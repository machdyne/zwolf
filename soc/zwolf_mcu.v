==> flow/design.v <==
module i2c
(
	input clk,
	input resetn,
   input scl,
   inout sda,
	input [6:0] i2c_addr,
	input [7:0] i2c_wdata,
	output reg [7:0] i2c_rdata,
	output reg cpu_halt,
	output reg cpu_reset,
	output reg cpu_execute
);
	assign sda = (sda_low) ? 1'b0 : 1'bz;
	reg sda_low;
	reg scl_meta;
	reg scl_prev;
	reg sda_meta;
	reg sda_prev;
	wire scl_rise = (scl_meta && !scl_prev);
	wire scl_fall = (!scl_meta && scl_prev);
	wire sda_rise = (sda_meta && !sda_prev);
	wire sda_fall = (!sda_meta && sda_prev);
	wire i2c_addr_match =
		((i2c_sr[7:1] == 0) || (i2c_addr == i2c_sr[7:1]));
	reg [7:0] i2c_sr;
	reg [3:0] i2c_bits;
	reg i2c_read;
	reg [7:0] i2c_reg;
	reg [1:0] i2c_phase;
	reg i2c_addr_ok;
	reg i2c_start;
	always @(posedge clk or negedge resetn) begin
		cpu_halt <= 0;
		cpu_reset <= 0;
		cpu_execute <= 0;
		if (!resetn) begin
			i2c_read <= 0;
			i2c_start <= 0;
			i2c_phase <= 0;
			i2c_bits <= 0;
			sda_low <= 0;
			sda_meta <= 0;
			scl_meta <= 0;
			sda_prev <= 0;
			scl_prev <= 0;
		end else begin
			scl_meta <= scl;
			scl_prev <= scl_meta;
			sda_meta <= sda;
			sda_prev <= sda_meta;
			if (scl_meta && sda_fall) begin	 
				i2c_addr_ok <= 0;
				i2c_start <= 1;
				i2c_bits <= 0;
				i2c_phase <= 0;
				i2c_read <= 0;
			end
			if (scl_meta && sda_rise) begin	 
				i2c_start <= 0;
				i2c_phase <= 0;
			end
			if (i2c_start && scl_rise && !i2c_read) begin
				i2c_sr <= { i2c_sr[6:0], sda_meta };
			end
			if (i2c_start && scl_fall) begin
				sda_low <= 0;
				if (i2c_addr_ok && i2c_read && i2c_phase == 1) begin
					if (i2c_bits == 8) begin
						sda_low <= 0;	 
					end else begin
						sda_low <= ~i2c_wdata[7 - i2c_bits];
					end
				end
				i2c_bits <= i2c_bits + 1;
				if (i2c_bits == 8) begin
					i2c_bits <= 0;
					i2c_phase <= i2c_phase + 1;
					case (i2c_phase)
						0: begin
							if	(i2c_addr_match) begin
								i2c_addr_ok <= 1;
								sda_low <= 1;	 
							end
							i2c_read <= i2c_sr[0];
						end
						1: begin
							if (i2c_addr_ok && !i2c_read) begin
								i2c_reg <= i2c_sr;
								sda_low <= 1;	 
							end
						end
						2: begin
							if (i2c_addr_ok && !i2c_read) begin
								if (i2c_reg == 8'h80) begin
									if (i2c_sr[7]) cpu_halt <= 1;
									if (i2c_sr[6]) cpu_reset <= 1;
									if (i2c_sr[5]) cpu_execute <= 1;
								end else begin
									i2c_rdata <= i2c_sr;
								end
								sda_low <= 1;	 
							end
						end
					endcase
				end
			end
		end
	end
endmodule
module spi #()
(
	input [12:0] addr,
	output reg [7:0] rdata,
	input [7:0] wdata,
	output reg ready,
	input valid,
	input write,
	input clk,
	input resetn,
   output reg ss,
   output reg sck,
	output reg mosi,
	input miso,
);
	reg [2:0] state;
	localparam [2:0]
		STATE_IDLE			= 4'd0,
		STATE_INIT			= 4'd1,
		STATE_START			= 4'd2,
		STATE_CMD			= 4'd3,
		STATE_ADDR			= 4'd4,
		STATE_WAIT			= 4'd5,
		STATE_XFER			= 4'd6,
		STATE_END			= 4'd7;
	reg [15:0] buffer;
	reg [3:0] xfer_bits;
	always @(posedge clk) begin
		if (!resetn) begin
			xfer_bits <= 0;
			ready <= 0;
			state <= STATE_IDLE;
		end else if (valid && !ready && state == STATE_IDLE) begin
			state <= STATE_START;
			xfer_bits <= 0;
		end else if (!valid && ready) begin
			ready <= 0;
		end else if (xfer_bits) begin
			mosi <= buffer[15];
			if (sck) begin
				sck <= 0;
			end else begin
				sck <= 1;
				buffer <= {buffer, miso};
				xfer_bits <= xfer_bits - 1;
			end
		end else case (state)
			STATE_IDLE: begin
				ss <= 1;
				sck <= 0;
			end
			STATE_START: begin
				ss <= 0;
				state <= STATE_CMD;
			end
			STATE_CMD: begin
				if (write) buffer[15:8] <= 8'h02; else buffer[15:8] <= 8'h03;
				xfer_bits <= 8;
				state <= STATE_ADDR;
			end
			STATE_ADDR: begin
				buffer <= addr;
				xfer_bits <= 16;
				state <= STATE_XFER;
			end
			STATE_XFER: begin
				if (write) begin
					buffer <= wdata;
				end
				xfer_bits <= 8;
				state <= STATE_END;
			end
			STATE_END: begin
				if (write)
					ss <= 1;
				rdata <= buffer;
				ready <= 1;
				state <= STATE_IDLE;
			end
		endcase
	end
endmodule
module zwolf_cpu
(
	input clk,
	input resetn,
	output reg [12:0] mem_addr,
	input [7:0] mem_rdata,
	output reg [7:0] mem_wdata,
	output reg mem_write,
	output reg mem_valid,
	input mem_ready,
	input [1:0] gpio_in,
	output reg [1:0] gpio_out,
	output reg [1:0] gpio_dir,
	input [7:0] io_rdata,
	output reg [7:0] io_wdata,
	output reg [6:0] i2c_addr,
	input ext_halt,
	input ext_reset,
	input ext_execute,
);
	parameter INIT_PC = 13'h0000;
	parameter INIT_SP = 13'h1fff;
	reg [7:0] op;
	reg [7:0] a, b;
	reg [12:0] pc;
	reg [12:0] sp;
	reg [1:0] sr;
	reg [2:0] state;
	reg run;
	localparam [2:0]
		STATE_INIT = 3'd0,
		STATE_FETCH = 3'd1,
		STATE_LOAD = 3'd2,
		STATE_STORE = 3'd3,
		STATE_EXECUTE = 3'd4;
	wire [7:0] alu_result =
		mem_rdata[2:0] == 3'h0 ? a + b + sr[1] :
		mem_rdata[2:0] == 3'h1 ? a - b - sr[1] :
		mem_rdata[2:0] == 3'h2 ? a & b :
		mem_rdata[2:0] == 3'h3 ? a | b :
		mem_rdata[2:0] == 3'h4 ? a ^ b :
		mem_rdata[2:0] == 3'h5 ? a | 8'h80 : 8'b0;
	always @(posedge clk) begin
		delay <= delay + 1;
		if (!resetn || ext_reset) begin
			run <= 0;
			state <= STATE_INIT;
			i2c_addr <= 7'h0c;
		end else if (delay == 0) begin
			if (mem_ready) begin
				mem_valid <= 0;
				mem_write <= 0;
			end
			(* parallel_case *)
			case (state)
				STATE_INIT: begin
					state <= STATE_FETCH;
					mem_write <= 0;
					mem_valid <= 0;
					pc <= INIT_PC;
					sp <= INIT_SP;
					run <= 1;
				end
				STATE_FETCH: begin
					if (mem_ready) begin
						if (run) begin
							op <= mem_rdata;
							state <= STATE_EXECUTE;
						end
					end else if (!mem_valid) begin
						mem_addr <= pc;
						mem_valid <= 1;
					end
				end
				STATE_LOAD: begin
					if (mem_ready) begin
						a <= mem_rdata;
						state <= STATE_FETCH;
					end else if (!mem_valid) begin
						mem_addr <= sp;
						mem_valid <= 1;
					end
				end
				STATE_STORE: begin
					if (mem_ready) begin
						state <= STATE_FETCH;
					end
				end
				STATE_EXECUTE: begin
					(* parallel_case *)
					case (1'b1)
						(op == 8'h00): begin
							sr <= 0;
							state <= STATE_FETCH;
						end
						(op == 8'h01): begin
							mem_addr <= sp;
							mem_wdata <= a;
							mem_valid <= 1;
							mem_write <= 1;
							sp <= sp - 1;
							state <= STATE_STORE;
						end
						(op == 8'h02): begin
							sp <= sp + 1;
							state <= STATE_LOAD;
						end
						(op == 8'h03): begin
							mem_addr <= sp + a;
							mem_valid <= 1;
							state <= STATE_LOAD;
						end
						(op == 8'h04): begin
							a <= b;
							b <= a;
						end
						(op >= 8'h10 && op <= 8'h15): begin
							a <= alu_result;
						end
						(op == 8'h20): pc <= {b, a};
						(op == 8'h21): if (sr[0]) pc <= {b, a};
						(op == 8'h22): if (sr[1]) pc <= {b, a};
						(op == 8'h30): begin
							{b, a} = pc;
						end
						(op == 8'h40): begin
							if (b == 8'h10) a <= gpio_dir;
							if (b == 8'h11) a <= gpio_in;
							if (b == 8'h7f) a <= i2c_addr;
							if (b == 8'h81) a <= io_rdata;
						end
						(op == 8'h41): begin
							if (b == 8'h10) gpio_dir <= a;
							if (b == 8'h11) gpio_out <= a;
							if (b == 8'h7f) i2c_addr <= a;
							if (b == 8'h81) io_wdata <= a;
						end
						(op & 8'h80) == 8'h80: begin
							a <= op ^ 8'h80;
						end
					endcase
					if (op < 8'h20 || op > 8'h22) pc <= pc + 1;
					if (op > 8'h03) state <= STATE_FETCH;
				end
			endcase
		end else begin
			if (ext_halt) run <= 0;
			if (ext_execute) begin
				op = io_rdata;
				state <= STATE_EXECUTE;
			end
		end
	end
endmodule
module zwolf_mcu #()
(
	input CLK_48,
	input GPIOA,	 
	inout GPIOB,	 
	inout GPIOC,
	inout GPIOD,
   output SPI_SS_RAM,
   output SPI_SCK,
   input SPI_MISO,
   output SPI_MOSI,
);
   reg [1:0] resetn_counter = 0;
   wire resetn = &resetn_counter;
   always @(posedge clk) begin
      if (!resetn)
         resetn_counter <= resetn_counter + 1;
   end
	wire clk = CLK_48;
	wire [6:0] i2c_addr;
	wire [1:0] cpu_gpio_dir;
	wire [1:0] cpu_gpio_out;
   assign {GPIOD, GPIOC} = cpu_gpio_dir ? cpu_gpio_out : 2'bz;
	wire [12:0] mem_addr;
	wire [7:0] mem_wdata;
	wire [7:0] mem_rdata;
	wire [7:0] cpu_ioreg;
	wire mem_write;
	wire mem_valid;
	wire mem_ready;
	wire ext_halt;
	wire ext_reset;
	wire ext_execute;
	zwolf_cpu #() zwolf_cpu0 (
		.clk(clk),
		.resetn(resetn),
		.mem_addr(mem_addr),		 
		.mem_rdata(mem_rdata),	 
		.mem_wdata(mem_wdata),	 
		.mem_write(mem_write),	 
		.mem_valid(mem_valid),	 
		.mem_ready(mem_ready),	 
		.io_rdata(i2c_ioreg),
		.io_wdata(cpu_ioreg),
		.i2c_addr(i2c_addr),
		.ext_halt(ext_halt),
		.ext_reset(ext_reset),
		.ext_execute(ext_execute),
		.gpio_in({GPIOD, GPIOC}),
		.gpio_out(cpu_gpio_out),
		.gpio_dir(cpu_gpio_dir),
	);
	wire ss;
	assign SPI_SS_RAM = ~ss;	 
   spi #() spi0 (
		.clk(clk),
		.resetn(resetn),
		.addr(mem_addr),
		.wdata(mem_wdata),
		.rdata(mem_rdata),
		.valid(mem_valid),
		.ready(mem_ready),
		.write(mem_write),
		.ss(ss),
		.sck(SPI_SCK),
		.mosi(SPI_MOSI),
		.miso(SPI_MISO),
	);
	wire [7:0] i2c_ioreg;
   i2c #() i2c0 (
		.clk(clk),
		.resetn(resetn),
		.scl(GPIOA),
		.sda(GPIOB),
		.i2c_addr(i2c_addr),
		.i2c_wdata(cpu_ioreg),
		.i2c_rdata(i2c_ioreg),
		.cpu_halt(ext_halt),
		.cpu_reset(ext_reset),
		.cpu_execute(ext_execute),
	);
endmodule
======== Step by step through the tools: zwolf_mcu ========
What the tools print for zwolf_mcu, step after step.
Line numbers count from 1 in the design file above.
Library cell names are shortened.
The mark n/a stands for no value.
design
  top ..................................... zwolf_mcu
  clock input ............................. CLK_48
  standard-cell library ................... sky130hd
  library corner .......................... tt_025C_1v80

======== Word level ========
Source: Yosys, flattened and elaborated, memories not mapped. Widths are those after wreduce. Registers that Yosys merges into a memory's read port (data or address) are not register bits. Print and check cells do not count. Equal cells are merged and count once.
word-level totals
  bits in registers ....................... 175
  input port bits ......................... 3
cells by class
  add/subtract/negate cells ............... 12
  order comparisons ....................... 5
  equality and inequality tests ........... 58
  shift operators ......................... 1
  multiplexer cells ....................... 117
  bitwise logic cells ..................... 13
  reduce/logical cells .................... 90
operators by type and width
  kind                                                              number
  8-bit two-way mux                                                 22
  13-bit parallel mux with 2-bit select                             4
  13-bit two-way mux                                                6
  1-bit two-way mux                                                 52
  8-bit parallel mux with 2-bit select                              3
  8-bit parallel mux with 5-bit select                              1
  13-bit parallel mux with 3-bit select                             1
  7-bit AND reduction                                               5
  8-bit by 32-bit variable part select with 1-bit output            1
  8-bit by 6-bit == test with 1-bit output (second input constant)  4
  5-bit AND reduction                                               6
  6-bit AND reduction                                               5
  13-bit by 1-bit adder with 13-bit output (second input constant)  2
  2-bit nonzero test                                                12
  8-bit by 7-bit == test with 1-bit output (second input constant)  3
  8-bit parallel mux with 3-bit select                              1
  4-bit two-way mux                                                 5
  3-bit by 2-bit == test with 1-bit output (second input constant)  6
  3-bit == test (second input constant)                             6
  3-bit two-way mux                                                 6
  1-bit logical AND                                                 16
  4-bit AND reduction                                               4
  8-bit by 2-bit == test with 1-bit output (second input constant)  2
  8-bit by 5-bit == test with 1-bit output (second input constant)  2
  8-bit == test (second input constant)                             2
  2-bit two-way mux                                                 8
  3-bit by 1-bit != test with 1-bit output (second input constant)  5
  3-bit AND reduction                                               5
Other operator kinds: 53; their cells: 101.

======== Logic depth ========
Longest topological path by Yosys (ltp), each cell counted once; first at word level (registers and memories cut), then after technology mapping (sequential cells cut; the memories' decode and read muxes count).
depth
  depth in word-level cells ............... 9
  ABC_AREA ................................ 0
  gate-level depth with buffers ........... 10

======== Netlist ========
Yosys stat after the flow's synthesis: flattened, memories mapped to cells. It holds for the ABC_AREA given above (unset counts as 0); a run with the other value may have another netlist.
synthesis totals
  mapped cells ............................ 855
  cell area after synthesis ............... 8117.8 sq um
  sequential area ......................... 3683.5 sq um
  flip-flop cells ......................... 131
cells by type
  cell type  number  total area (sq um)
  edfxtp_1   106     3.18E+03
  ha_1       44      550.528
  dfxtp_1    25      500.48
  nor2_1     97      364.099
  nand2_1    78      292.781
  a21oi_1    58      290.278
  o21ai_0    52      260.25
  mux2i_1    20      200.192
  nand3_1    30      150.144
  inv_1      39      146.39
  a211oi_1   18      135.13
  clkbuf_1   34      127.622
  xnor2_1    14      122.618
  a22oi_1    16      120.115
  xor2_1     13      113.859
  nor3_1     20      100.096
  fa_1       4       80.077
  a31oi_1    12      75.072
Other cell types: 53; their cells: 175.
The figures by module come from a second, unflattened synthesis with its own total; it is not the netlist above.
unflattened totals
  cells (unflattened synthesis) ........... 902
  area total of the unflattened synthesis .. 8841.0 sq um
Each row is one instance without its submodules.
modules
  module     times used  cells  area (sq um)  sequential area (sq um)
  zwolf_cpu  1           730    6960.4        2832.7
  spi        1           153    1702.9        1031.0
  i2c        1           13     93.8          0.0
  zwolf_mcu  1           6      83.8          60.1

======== Timing after synthesis ========
OpenSTA on the mapped netlist: ideal clock, no wires. The path of least setup slack (recovery checks aside). Input and output delay are each 20% of the period. Register names are those of the netlist, which keeps one name where synthesis merged equal registers.
path post-synthesis
  kind .................................... flip-flop to flip-flop
  from .................................... reg zwolf_cpu0.op[4]
  to ...................................... reg zwolf_cpu0.sp[11]
  period .................................. 3.78 ns
  setup time .............................. 0.260 ns
  launch time at the first pin ............ 0.000 ns
  data arrival time ....................... 2.897 ns
  slack ................................... 0.623 ns
  delay of the path ....................... 3.157 ns
  stages on the path ...................... 10
  path buffers ............................ 0
  synthesis period reached ................ 3.157 ns
"delay of the path" is the arrival time less input delay plus setup time.
"stages on the path" counts driving pins, that of a launching flip-flop among them; a cell with two outputs on the path counts twice.
"synthesis period reached" is the clock period less the worst setup slack; recovery checks do not enter. This is arithmetic on one report: input and output delays are still those of the set period (20% each).
The rows between start and end are the longest chain of elaborated cells between them; the timing report does not say that the signal goes this way. Where chains are equally long, one stands for them.
Each line given opens the expression or statement behind the cell; cells for indexed reads and writes are added by Yosys, which also makes memories of some case tables.
A register here has more assigning lines than the two given.
The path ends at the data pin of a flip-flop with enable; ways to the enable are not counted.
between the ends, post-synthesis
  cell sequence ........................... edfxtp_1 -> nor4_2 -> nand4b_1 -> ha_1 -> a21o_1 -> a21oi_1 -> o21ai_0 -> a21boi_0 -> o21bai_1 -> mux2_2
  cells in the longest elaborated chain ... 3
RTL lines, path post-synthesis
  element                                   line  source
  from (decl)                               215   reg [7:0] op;
  from (assign)                             259   op <= mem_rdata;
  from (assign)                             341   op = io_rdata;
  8-bit by 2-bit == test with 1-bit output  296   (op == 8'h02): begin
  13-bit parallel mux with 2-bit select     283   case (1'b1)
  13-bit parallel mux with 2-bit select     247   case (state)
  to (assign)                               293   sp <= sp - 1;
  to (assign)                               297   sp <= sp + 1;
  to (decl)                                 218   reg [12:0] sp;

======== Path in the finished layout ========
Path of least setup slack in the final report of entry A (OpenROAD, finished layout, wires in). Where an end is a register, its clock arrival counts in the times.
path post-layout
  kind .................................... flip-flop to flip-flop
  from .................................... reg zwolf_cpu0.op[3]
  to ...................................... reg zwolf_cpu0.sp[9]
  period .................................. 2.54 ns
  setup time .............................. 0.25 ns
  launch time at the first pin ............ 0.41 ns
  data arrival time ....................... 2.74 ns
  slack ................................... -0.03 ns
  stages on the path ...................... 11
  path buffers ............................ 1
The rows between start and end are the longest chain of elaborated cells between them; the timing report does not say that the signal goes this way. Where chains are equally long, one stands for them.
A register here has more assigning lines than the two given.
The path ends at the data pin of a flip-flop with enable; ways to the enable are not counted.
between the ends, post-layout
  cell sequence ........................... edfxtp_1 -> nor4_4 -> nand4b_1 -> buf_6 -> ha_1 -> a21o_1 -> a21oi_2 -> o21ai_2 -> a21boi_2 -> o21bai_1 -> mux2_2
  cells in the longest elaborated chain ... 3
RTL lines, path post-layout
  element                                   line  source
  from (decl)                               215   reg [7:0] op;
  from (assign)                             259   op <= mem_rdata;
  from (assign)                             341   op = io_rdata;
  8-bit by 2-bit == test with 1-bit output  296   (op == 8'h02): begin
  13-bit parallel mux with 2-bit select     283   case (1'b1)
  13-bit parallel mux with 2-bit select     247   case (state)
  to (assign)                               293   sp <= sp - 1;
  to (assign)                               297   sp <= sp + 1;
  to (decl)                                 218   reg [12:0] sp;

==> runs of zwolf_mcu <==
Measured results for zwolf_mcu: 2 stored runs of the Yosys and OpenROAD flow on sky130hd. The settings differ; the order carries no meaning. The constraints put input and output delay at 20% of the set period each and load the outputs with 0.01 pF.
"period reached" is the run's clock period less its worst setup slack. It is reckoned from that one timing run; input and output delays stay at 20% of the period that was set.
"critical path time" is the time allowed to the run's worst setup path (the clock period less input and output delay, where it has them) less its slack. Clock arrival times count: a late capture clock shortens it, a late launch clock lengthens it.
"total design power": no workload was simulated; the value follows from the tool's default switching activity.

---- entry A ----
settings
  period_ns = 2.54
  CORE_UTILIZATION = 36
  SETUP_SLACK_MARGIN = 0.54
  PLACE_DENSITY_LB_ADDON = 0.27
  CELL_PAD_IN_SITES_GLOBAL_PLACEMENT = 1
  TNS_END_PERCENT = 60
  GPL_TIMING_DRIVEN = 1
  GPL_ROUTABILITY_DRIVEN = 1
  SLEW_MARGIN = 30
  CAP_MARGIN = 20
  CORE_MARGIN = 2
results
  period reached .......................... 2.574 ns
  utilization ............................. 0.499
  standard-cell area after layout ......... 10946.7 sq um
  cell area after synthesis ............... 8117.8 sq um
  total die area .......................... 23766.8 sq um
  critical path time ...................... 2.57 ns
  critical path type ...................... flip-flop to flip-flop
  setup total negative slack .............. -0.174 ns
  worst-case hold slack ................... 0.448 ns
  setup slack of the worst path ........... -0.034 ns
  total design power ...................... 4692 µW

---- entry B ----
settings
  period_ns = 4.93
  CORE_UTILIZATION = 16
  SETUP_SLACK_MARGIN = 1.47
  PLACE_DENSITY_LB_ADDON = 0.27
  GPL_TIMING_DRIVEN = 0
  GPL_ROUTABILITY_DRIVEN = 0
  CTS_CLUSTER_DIAMETER = 70
  MIN_ROUTING_LAYER = met2
  CAP_MARGIN = 20
  CORE_MARGIN = 2
  SLEW_MARGIN = 20
results
  period reached .......................... 3.327 ns
  utilization ............................. 0.193
  standard-cell area after layout ......... 9678.0 sq um
  cell area after synthesis ............... 8117.8 sq um
  total die area .......................... 52553.3 sq um
  critical path time ...................... 3.33 ns
  critical path type ...................... flip-flop to flip-flop
  setup total negative slack .............. 0.000 ns
  worst-case hold slack ................... 0.418 ns
  setup slack of the worst path ........... 1.603 ns
  total design power ...................... 2513 µW
